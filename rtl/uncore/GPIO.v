==> flow/design.v <==
`default_nettype none
module GPIO
(
    input   wire            wb_clk_i,
    input   wire            wb_rst_i,
    output  reg     [31:0]  wb_dat_o,
    input   wire    [31:0]  wb_dat_i,
    input   wire            wb_we_i,
    input   wire    [3:0]   wb_sel_i,
    input   wire            wb_stb_i,
    output  reg             wb_ack_o,
    output  wire    [3:0]   gpio_o
);
always @(posedge wb_clk_i) begin
  if (wb_rst_i)
    wb_ack_o <= 1'b0;
  else
    wb_ack_o <= wb_stb_i & !wb_ack_o;
end
wire    [3:0]   we  = {4{wb_we_i & wb_stb_i}} & wb_sel_i;
reg     [3:0]   gpio_state = 4'b0000;
assign gpio_o = gpio_state;
always @(posedge wb_clk_i) begin
    if(wb_rst_i)
        gpio_state <= 4'b0000;
    else begin
        if (we[0]) gpio_state[0]   <= wb_dat_i[0];
        if (we[1]) gpio_state[1]   <= wb_dat_i[8];
        if (we[2]) gpio_state[2]   <= wb_dat_i[16];
        if (we[3]) gpio_state[3]   <= wb_dat_i[24];
    end
    wb_dat_o <= {7'b0000000, gpio_state[3], 7'b0000000, gpio_state[2], 7'b0000000, gpio_state[1], 7'b0000000, gpio_state[0]};
end
endmodule
* Step by step through the tools: GPIO
The steps from the RTL of GPIO to its reports follow in flow order. Lines are those of the file above, counted from 1. Library cell names are shortened. A cell with n/a has no value.
Design: top module GPIO, clock input wb_clk_i, standard-cell library sky130hd, timing corner tt_025C_1v80

* Elaborated design
Counts by Yosys on the flattened word-level netlist (proc, flatten, opt, wreduce; memories kept). Register bits leave out memories and registers merged into their read ports (data or address); mux counts leave out enables and synchronous resets folded into registers. Print and check cells are left out. Cells with the same type and inputs are merged into one.
Storage and ports: bits in read-only memories 0, flip-flop bits (word level) 9, output and inout bits 37, clocked read ports x word width 0, latch bits 0, RAM bits 0, cells after elaboration 10, memory cells 0
Operators by class: multiply operators 0, $add $sub $neg 0, shift-type cells 0, reductions and logical operators 1, magnitude comparators 0, equal/unequal tests 0, bitwise logic cells 3, div/mod/pow operators 0, mux-type cells 0
Operators with widths (number):
- 4-bit bitwise AND | 1
- 1-bit bitwise AND | 2
- 1-bit zero test | 1

* Logic depth
Depth = most cells in a row (Yosys ltp): at word level without a register or memory, in the mapped netlist without a sequential cell, where the memories' decode and read muxes count.
Logic depth: depth in word-level cells 2, ABC_AREA 0, gate-level depth with buffers 2, gate-level depth less buffers 2

* Netlist
The flow's flattened synthesis, as Yosys stat reports it; memories are mapped. The netlist is that of the ABC_AREA named above (0 if unset); the other value can give another one. The area totals of this step are shown rounded.
Mapped netlist: flip-flops 9, cell area after synthesis 512 sq um, cells in the netlist 55, buffer cells 28
Cells by type:
- buf_4 | number 28, area in all 210.202 sq um
- dfxtp_1 | number 9, area in all 180.173 sq um
- nand2b_1 | number 8, area in all 50.048 sq um
- mux2i_1 | number 4, area in all 40.038 sq um
- nand3_1 | number 4, area in all 20.019 sq um
- nor3b_1 | number 1, area in all 7.507 sq um
- conb_1 | number 1, area in all 3.754 sq um

* Timing after synthesis
Path of least setup slack by OpenSTA after synthesis, without wires, with an ideal clock, recovery checks aside; 20% of the period is set as input and as output delay. Where synthesis merged equal registers, the netlist keeps one of their names.
Timing path post-synthesis: path type register -> register, start point register (name not given), end point register gpio_state[0], required time 0.614 ns, delay of the path 0.602 ns, library setup time 0.072 ns, period 0.686 ns, path slack 0.085 ns, data arrival time 0.530 ns, stages 3, period reached after synthesis 0.601 ns
"delay of the path" is the arrival time less input delay plus setup time. "stages": output pins that drive a net of the path, with the launching flip-flop's if there is one; two outputs of one cell count as two. "period reached after synthesis" = period - worst setup slack (recovery checks aside). The figure is calculated, with input and output delays left at 20% of the set period.
Between the ends, post-synthesis: cells stage by stage dfxtp_1 nand2b_1 mux2i_1
RTL lines, path post-synthesis:
- end: assignment | RTL line 25 | gpio_state <= 4'b0000;
- end: assignment | RTL line 27 | if (we[0]) gpio_state[0]   <= wb_dat_i[0];
- end: declaration | RTL line 21 | reg     [3:0]   gpio_state = 4'b0000;
No chain of elaborated cells between the ends is given.

* Path in the finished layout
From the final timing report of flow run A: the path of least setup slack in the routed layout; clock arrival at registers is part of the times.
Timing path post-layout: path type register -> output, start point register wb_dat_o[8], end point output port wb_dat_o[8], data arrival time 0.75 ns, period 0.434 ns, required time 0.35 ns, stages 2, path slack -0.40 ns
Between the ends, post-layout: cells stage by stage dfxtp_1 buf_2, length of the longest elaborated chain 0, elaborated cells on any way between the ends 0, source lines of those cells 0
RTL lines, path post-layout:
- start: declaration | RTL line 6 | output  reg     [31:0]  wb_dat_o,
- start: assignment | RTL line 32 | wb_dat_o <= {7'b0000000, gpio_state[3], 7'b0000000, gpio_state[2], 7'b0000000, gpio_state[1], 7'b0000000, gpio ...
- end: declaration | RTL line 6

Record of 2 stored runs of the RTL-to-layout flow on GPIO, platform sky130hd. The runs are unordered. Constraints: input delay and output delay 20% of the set period each, output load 0.01 pF.
"achieved period" means the clock period less the worst setup slack. The figure is calculated, with input and output delays left at 20% of the set period.
By "worst path time" is meant the share of the clock period that the worst setup path is allowed (20% is reserved at inputs, 20% at outputs), minus its slack. Clock arrival times at its registers enter into it.
By "total power of the final layout" is meant OpenSTA's value without simulated activity: inputs other than the clock are taken to toggle once in ten clock periods, and the tool carries that through the logic.
The results are shown rounded.

* Flow run A | settings: period_ns 0.434; CORE_UTILIZATION 48; PLACE_DENSITY_LB_ADDON 0.12; HOLD_SLACK_MARGIN 0.09; GPL_TIMING_DRIVEN 0; CAP_MARGIN 35; MAX_ROUTING_LAYER met4; CORE_MARGIN 2; SLEW_MARGIN 20 | results: synthesized cell area 512 sq um; overall die area 1340 sq um; final design utilization 95.2%; worst setup slack after layout -0.400 ns; setup TNS -5.02 ns; smallest hold slack 0.315 ns; total power of the final layout 2.04 mW; achieved period 0.834 ns; worst path time 0.75 ns; critical path kind register -> output
* Flow run B | settings: period_ns 0.775; CORE_UTILIZATION 40; SETUP_SLACK_MARGIN 0.08; PLACE_DENSITY_LB_ADDON 0.03; HOLD_SLACK_MARGIN 0.27; CORE_MARGIN 2; ABC_AREA 0; GPL_TIMING_DRIVEN 0; CAP_MARGIN 20; SLEW_MARGIN 20 | results: synthesized cell area 512 sq um; overall die area 1580 sq um; final design utilization 77.6%; worst setup slack after layout -0.093 ns; setup TNS -0.664 ns; smallest hold slack 0.344 ns; total power of the final layout 1.17 mW; achieved period 0.868 ns; worst path time 0.71 ns; critical path kind register -> output
